==> flow/design.v <==
module alu (A, B, function_sel,
            aluout, zero_flag, parity_flag, carry_flag);
output [15:0] aluout;
output zero_flag, parity_flag, carry_flag;
input [15:0] A, B;
input [3:0] function_sel;
reg [15:0] aluout;
reg zero_flag, parity_flag, carry_flag;
always @(A or B or function_sel)
  begin
   case (function_sel)
        4'b0000 :  {carry_flag, aluout} = {1'b0, B};
        4'b0001 :  {carry_flag, aluout} = {1'b1, ~B};
        4'b0010  :  {carry_flag, aluout} = {1'b0, A & B};
        4'b0011   :  {carry_flag, aluout} = {1'b0, A | B};
        4'b0100  :  {carry_flag, aluout} = {1'b0, A ^ B};
        4'b0101  :  {carry_flag, aluout} = A + B;
        4'b0110 :  {carry_flag, aluout} = B + 1;
        4'b0111  :  {carry_flag, aluout} = {1'b1, A} - B;
        4'b1000 :  {carry_flag, aluout} = {B[15:0], B[15]};
        4'b1001 :  {carry_flag, aluout} = {B[15:0], 1'b0};
        4'b1010 :  {carry_flag, aluout} = {B[0], B[0], B[15:1]};
        4'b1011 :  {carry_flag, aluout} = {2'b0, B[15:1]};
        4'b1100 :  {carry_flag, aluout} = {1'b1, A ~^ B};
        4'b1101  :  {carry_flag, aluout} = {1'b1, ~(A | B)};
        4'b1110 :  {carry_flag, aluout} = B - 1;
        4'b1111 :  {carry_flag, aluout} = {1'b1, ~(A & B)};
   endcase
   zero_flag = ~|aluout;
   parity_flag = ^aluout;
  end
endmodule
module cntr16 (pcin, pc, ck, ldPc, clrPc);
input ck;
input clrPc;
input ldPc;
input [15:0] pcin;
output [15:0] pc;
reg [15:0] pc;    
always @(posedge ck)
   begin
        if (clrPc) pc = #1 16'b0;
        else if (ldPc) pc = #1 pcin;
        else pc = #1 pc + 1;
   end
endmodule 
module freg (a, b, c, d, regout, clk, gate, clr);
input gate;
input clr;
input clk;
input a, b, c, d;
output [3:0] regout;
reg [3:0] regout;
always @(posedge clk)
   if (clr) regout = #1 16'b0;
   else if (gate) regout = #1 {a, b, c, d};
endmodule
module idec(aluf,readAddrA,readAddrB, writeAddress,selA,selB,clrR,
             clrIr0, gate, rw, sel_addr_reg, dojump, wrAddr,
             ir0q,ir1q,flags,reset);
output [3:0] aluf,readAddrA,readAddrB, writeAddress;
output [1:0] selA,selB;
output clrR, clrIr0, gate, rw, sel_addr_reg, dojump,wrAddr ;
input [15:0] ir0q,ir1q;
input [3:0] flags;
input reset;
wire m0 = ir0q[3],
     m1 = ir1q[3];
function jmpchk;
input [2:0] condition;
input [3:0] flags;
reg sign,carry,parity,zero;
begin
        {sign,carry,parity,zero} = flags;
        case (condition)
        3'b000:   jmpchk = 1;
        3'b001:   jmpchk = ~ sign;
        3'b010:   jmpchk = sign;
        3'b011:  jmpchk = zero;
        3'b100: jmpchk = parity;
        3'b101: jmpchk = carry;
        3'b110: jmpchk = ~carry;
        3'b111: jmpchk = ~zero;
        endcase
end
endfunction
assign #1 
        aluf = ir1q[15:12],
        readAddrA = ir0q[11:8],
        readAddrB = ir0q[ 7:4],
        writeAddress = ir1q[11:8],
	selA = readAddrA[3:2] ? 2'b11 : readAddrA[1:0],
	selB = readAddrB[3:2] ? 2'b11 : readAddrB[1:0],
        sel_addr_reg = (m0 & (ir0q[ 7:4] == 4'b0)) 
                     | (m1 & (ir1q[11:8] == 4'b0)) ,
        rw = ~(m1 & (ir1q[11:8] == 4'b0)) ,
        dojump = jmpchk(ir1q[2:0],flags) & (ir1q[11:8] == 3'h1),
	wrAddr = (ir1q[11:8] == 3'h2),
        gate = | ir1q[15:12] ,
        clrR = reset,
        clrIr0 = reset | dojump 
                 | ((ir0q[ 7:4] == 4'b0) & (ir0q[ 11:8] != 4'b0))
                 | ~rw ;
endmodule
module mux2 (address, pc, addr_reg, sel_addr_reg);
input [15:0] pc;
input [15:0] addr_reg;
output [15:0] address;
input sel_addr_reg;
reg [15:0] address;
always @(addr_reg or pc or sel_addr_reg)
   if (sel_addr_reg) address = addr_reg;
   else address = pc;
endmodule
module mux4 (y, a, b, c, d, sel);
output [15:0] y;
input [15:0] a;
input [15:0] b;
input [15:0] c;
input [15:0] d;
input [1:0] sel;
reg [15:0] y;
always @(sel or a or b or c or d)
   case (sel)
      2'b00: y = a;
      2'b01: y = b;
      2'b10: y = c;
      2'b11: y = d;
   endcase
endmodule
module reg16 (regin, regout, clk, clr);
input clr;
input clk;
input [15:0] regin;
output [15:0] regout;
reg [15:0] regout;
always @(posedge clk)
    if (clr) regout = #1 16'b0;
    else regout = #1 regin;
endmodule
module reg16c (regin, regout, clk, gate, clr);
input gate;
input clr;
input clk;
input [15:0] regin;
output [15:0] regout;
reg [15:0] regout;
always @(posedge clk)
   if (clr) regout = #1 16'b0;
   else if (gate) regout = #1 regin;
endmodule
module regArray (readDataA, readDataB, readAddrA, readAddrB, writeAddress, 
                 writeData, clk);
output [15:0] readDataA, readDataB;
input [3:0] readAddrA, readAddrB, writeAddress;
input [15:0] writeData;
input clk;
reg [15:0] pad [3:15];
always @(posedge clk)
   case (writeAddress)
       4'b0011 : pad[3] = writeData;
       4'b0100 : pad[4] = writeData;
       4'b0101 : pad[5] = writeData;
       4'b0110 : pad[6] = writeData;
       4'b0111 : pad[7] = writeData;
       4'b1000 : pad[8] = writeData;
       4'b1001 : pad[9] = writeData;
       4'b1010 : pad[10] = writeData;
       4'b1011 : pad[11] = writeData;
       4'b1100 : pad[12] = writeData;
       4'b1101 : pad[13] = writeData;
       4'b1110 : pad[14] = writeData;
       4'b1111 : pad[15] = writeData;
   endcase    
assign readDataA = pad[readAddrA];
assign readDataB = pad[readAddrB];
endmodule
module risc(address, rw, data, reset, clk);
output [15:0] address;
output rw;
inout [15:0] data;
input clk,reset;
wire [15:0] datain, dataout,a,b,ir0q,ir1q,aluad,alubd,pc,
           readDataA, readDataB,r2q ;
wire [3:0] readAddrA, readAddrB, writeAddress, flags,aluf ;
wire [1:0] selA, selB ;
tsbuf iobuf (dataout, data, datain, rw);
reg16 ir0(datain, ir0q, clk, clrIr0);
reg16 ir1(ir0q,   ir1q, clk, clrR);
reg16c r2(dataout, r2q, clk, wrAddr, clrR);  
regArray ra (readDataA, readDataB, readAddrA, readAddrB, writeAddress, 
          dataout, clk);
cntr16 programCounter (dataout, pc, clk, dojump, clrR);
mux4 muxa (a, datain, pc, r2q, readDataA, selA);
mux4 muxb (b, datain, pc, r2q, readDataB, selB);
reg16 regA (a     , aluad, clk, clrR);
reg16 regB (b     , alubd, clk, clrR);
alu al (aluad,alubd,aluf,dataout,zero,parity,carry);
freg fr (dataout[15], carry, parity, zero, flags, clk, gate, clrR);
mux2 addrMux(address, pc, r2q, sel_addr_reg);
idec decoder(aluf,readAddrA,readAddrB, writeAddress,selA,selB,clrR,
             clrIr0, gate, rw, sel_addr_reg, dojump, wrAddr,
             ir0q,ir1q,flags,reset);
endmodule
module tsbuf (dataout, data, datain, rw);
input [15:0] dataout;   
inout  [15:0] data;     
output  [15:0] datain;   
input rw;  
assign data = rw ? 16'bz : dataout;
assign datain = data;
endmodule
Tool chain data of risc
What the tools print for risc, step after step.
Lines are those of the file above, counted from 1.
Operators carry their Yosys type and port widths (W data, S select, Z words).
The mark n/a stands for no value.

design
  top = risc
  clock = clk
  standard-cell library = sky130hd
  timing corner = tt_025C_1v80

Word level
Counts by Yosys on the flattened word-level netlist (proc, flatten, opt, wreduce). Print and check cells are left out. Cells with the same type and inputs are merged into one.

operators by class
  eq/ne operators = 73
  add/subtract/negate cells = 5
  reductions and logical operators = 14
  bitwise operators = 19
  muxes and demuxes = 11

operator list
  kind                     number
  $pmux W16 S16            2
  $pmux W17 S16            1
  $eq A4 B4 Y1 const B     32
  $pmux W16 S4             2
  $eq A4 B3 Y1 const B     16
  $not A16 Y16             3
  $mux W16                 3
  $eq A4 B2 Y1 const B     8
  $add A16 B1 Y17 const B  1
  $sub A16 B1 Y17 const B  1
  $add A16 B16 Y17         1
  $sub A17 B16 Y17         1
  $add A16 B1 Y16 const B  1
  $and A16 B16 Y16         1
  $or A16 B16 Y16          1
  $xnor A16 B16 Y16        1
  $xor A16 B16 Y16         1
  $reduce_or A16 Y1        1
  $reduce_xor A16 Y1       1
  $eq A4 B1 Y1 const B     4
  $logic_not A4 Y1         4
  $eq A3 B3 Y1 const B     4
  $eq A2 B2 Y1 const B     4
  $pmux W1 S8              1
  $eq A3 B2 Y1 const B     2
  $and A1 B1 Y1            4
  $or A1 B1 Y1             4
  $not A1 Y1               4

Not listed: further kinds 9, cells in them 13.

bit counts
  input bits = 2
  output and inout port bits = 33
  word-level cells = 142
  register bits after elaboration = 308

Depth
Yosys ltp: most cells in a row. Word level: on the elaborated netlist, between registers, memories and ports. Mapped: between sequential cells and ports; inverters and the memories' decode and read muxes count.

logic depth
  depth in word-level cells = 6
  ABC_AREA = 0
  gate-level depth with buffers = 21
  depth with buffers taken out = 19

Mapped cells and area
Yosys stat after the flow's synthesis: flattened, memories mapped to cells. It holds for the ABC_AREA given above (unset counts as 0); a run with the other value may have another netlist.
The area totals of this step are shown rounded.

synthesis totals
  chip area (Yosys) = 19,170 um^2
  sequential area = 8,168 um^2
  flip-flops = 304
  mapped cells = 1,980

cell types
  type                       number  area in all (um^2)
  sky130_fd_sc_hd__edfxtp_1  208     6,245.99
  sky130_fd_sc_hd__dfxtp_1   96      1.92E+03
  sky130_fd_sc_hd__ha_1      75      938.4
  sky130_fd_sc_hd__a21oi_1   178     890.854
  sky130_fd_sc_hd__nor2_1    166     623.098
  sky130_fd_sc_hd__mux2i_1   60      600.576
  sky130_fd_sc_hd__mux2_2    49      551.779
  sky130_fd_sc_hd__nand2_1   136     510.49
  sky130_fd_sc_hd__o21ai_0   87      435.418
  sky130_fd_sc_hd__a211oi_1  53      397.882
  sky130_fd_sc_hd__a221oi_1  36      315.302
  sky130_fd_sc_hd__xnor2_1   36      315.302
  sky130_fd_sc_hd__inv_1     79      296.534
  sky130_fd_sc_hd__buf_2     57      285.274
  sky130_fd_sc_hd__clkbuf_1  69      258.998
  sky130_fd_sc_hd__nor2b_1   38      237.728
  sky130_fd_sc_hd__mux4_2    10      225.216
  sky130_fd_sc_hd__a22oi_1   29      217.709

Not listed: further types 85, cells in them 518.
By module: a second synthesis without flattening, with its own total; a netlist apart from the flattened one above.

unflattened totals
  cells (unflattened synthesis) = 1,887
  area total of the unflattened synthesis = 19,690 um^2

Each row is one instance without its submodules.

modules
  module    area (um^2)  cells  instances  seq. area (um^2)
  regArray  10,190       792    1          6,246
  alu       4,394        662    1          0.0
  reg16     464.2        33     4          320.3
  cntr16    887.1        105    1          320.3
  mux4      424.2        20     2          0.0
  reg16c    580.6        52     1          320.3
  idec      304.0        41     1          0.0
  mux2      249.0        18     1          0.0
  tsbuf     240.2        32     1          0.0
  freg      140.1        13     1          80.1
  risc      0.0          0      1          0.0

Path before layout
Path of least setup slack by OpenSTA after synthesis, without wires, with an ideal clock, recovery checks aside; 20% of the period is set as input and as output delay. Where synthesis merged equal registers, the netlist keeps one of their names.

timing post-synthesis
  path type = flip-flop to output port
  start = register ir1.regout[15]
  end = output port data[14]
  stages = 17
  path buffers = 5
  data arrival time = 3.681 ns
  external output delay = 1.216 ns
  delay of the path = 3.681 ns
  path slack = 1.183 ns
  time at the first pin = 0.000 ns
  clock period = 6.08 ns
  synthesis period reached = 4.897 ns

"delay of the path" = arrival - input delay + setup time.
At an output port there is no setup time.
"stages": output pins that drive a net of the path, with the launching flip-flop's if there is one; two outputs of one cell count as two.
"synthesis period reached" is the clock period less the worst setup slack; recovery checks do not enter. This is arithmetic on one report: input and output delays are still those of the set period (20% each).
Between the ends stands the longest chain of elaborated cells between them, by number of cells; it is not shown to be the way that was timed. Of several equally long chains one is given.
A line is the first line of the expression or statement that the cell stems from. Yosys adds cells for indexed reads and writes and turns some case tables into memories.

on the way, post-synthesis
  cells stage by stage = sky130_fd_sc_hd__dfxtp_1 sky130_fd_sc_hd__buf_2 sky130_fd_sc_hd__buf_2 sky130_fd_sc_hd__buf_1 sky130_fd_sc_hd__clkbuf_1 sky130_fd_sc_hd__nor2_1 sky130_fd_sc_hd__a21oi_1 sky130_fd_sc_hd__inv_1 sky130_fd_sc_hd__fa_1 sky130_fd_sc_hd__and2b_1 sky130_fd_sc_hd__o211ai_1 sky130_fd_sc_hd__a211oi_2 sky130_fd_sc_hd__nor2_1 sky130_fd_sc_hd__a211o_1 sky130_fd_sc_hd__and4_4 sky130_fd_sc_hd__buf_6 sky130_fd_sc_hd__nor2_1
  cells in the longest elaborated chain = 3

ends and longest elaborated chain, post-synthesis
  what                RTL line  RTL
  start: declaration  135       output [15:0] regout;
  start: assignment   138       if (clr) regout = #1 16'b0;
  start: assignment   139       else regout = #1 regin;
  $eq A4 B4 Y1        11        case (function_sel)
  $pmux W17 S16       11
  $mux W16            210       assign data = rw ? 16'bz : dataout;
  end: declaration    181       inout [15:0] data;

Worst path after layout
From the final timing report of entry B: the path of least setup slack in the routed layout; clock arrival at registers is part of the times.

timing post-layout
  path type = flip-flop to output port
  start = register regA.regout[2]
  end = output port data[10]
  clock period = 4.79 ns
  stages = 15
  path slack = 0.24 ns
  path buffers = 3
  data arrival time = 3.59 ns
  external output delay = 0.96 ns
  time at the first pin = 0.52 ns

Between the ends stands the longest chain of elaborated cells between them, by number of cells; it is not shown to be the way that was timed. Of several equally long chains one is given.

on the way, post-layout
  cells stage by stage = sky130_fd_sc_hd__dfxtp_4 sky130_fd_sc_hd__nor4_4 sky130_fd_sc_hd__buf_4 sky130_fd_sc_hd__nand4_1 sky130_fd_sc_hd__xnor2_1 sky130_fd_sc_hd__a21oi_1 sky130_fd_sc_hd__ha_2 sky130_fd_sc_hd__buf_6 sky130_fd_sc_hd__nand4_1 sky130_fd_sc_hd__a211oi_2 sky130_fd_sc_hd__buf_4 sky130_fd_sc_hd__o21a_1 sky130_fd_sc_hd__o31ai_4 sky130_fd_sc_hd__o22ai_4 sky130_fd_sc_hd__inv_4
  cells in the longest elaborated chain = 3

ends and longest elaborated chain, post-layout
  what                RTL line  RTL
  start: declaration  135       output [15:0] regout;
  start: assignment   138       if (clr) regout = #1 16'b0;
  start: assignment   139       else regout = #1 regin;
  $sub A17 B16 Y17    19        4'b0111  :  {carry_flag, aluout} = {1'b1, A} - B;
  $pmux W17 S16       11        case (function_sel)
  $mux W16            210       assign data = rw ? 16'bz : dataout;
  end: declaration    181       inout [15:0] data;

Ticket comment

Record of 2 stored runs of the RTL-to-layout flow on risc, platform sky130hd. The runs are unordered. Constraints: input delay and output delay 20% of the set period each, output load 0.01 pF.
"period reached" = clock period - worst setup slack. The figure is calculated, with input and output delays left at 20% of the set period.
By "critical setup path time" is meant the share of the clock period that the worst setup path is allowed (20% is reserved at inputs, 20% at outputs), minus its slack. Clock arrival times at its registers enter into it.
"overall power" is the tool's figure for a default switching activity; nothing was simulated.
Values from the reports are rounded here.
Settings: n/a = not set for that run.
A result given as n/a is not shown for that run.

name                                    entry A  entry B
period_ns                               3.66     4.79
CORE_UTILIZATION                        71       40
PLACE_DENSITY_LB_ADDON                  0.2      n/a
HOLD_SLACK_MARGIN                       0.29     n/a
CORE_ASPECT_RATIO                       0.6      n/a
CORE_MARGIN                             2        2
CELL_PAD_IN_SITES_GLOBAL_PLACEMENT      0        n/a
CELL_PAD_IN_SITES_DETAIL_PLACEMENT      1        n/a
TNS_END_PERCENT                         75       n/a
ABC_AREA                                1        n/a
CAP_MARGIN                              20       20
SLEW_MARGIN                             20       20
SETUP_SLACK_MARGIN                      n/a      0.38
period reached (ns)                     n/a      4.546
critical setup path time (ns)           n/a      3.59
type of the worst setup path            n/a      flip-flop to output port
full die area (um^2)                    n/a      49,700
total negative setup slack (ns)         n/a      0.000
smallest hold slack (ns)                n/a      0.440
overall power (µW)                      n/a      18,570
standard-cell area after layout (um^2)  n/a      22,440
worst slack on setup checks (ns)        n/a      0.244
utilization of the finished layout      n/a      0.472
synthesized cell area (um^2)            n/a      19,170

Entry A: no results, placement failed with DPL-0033
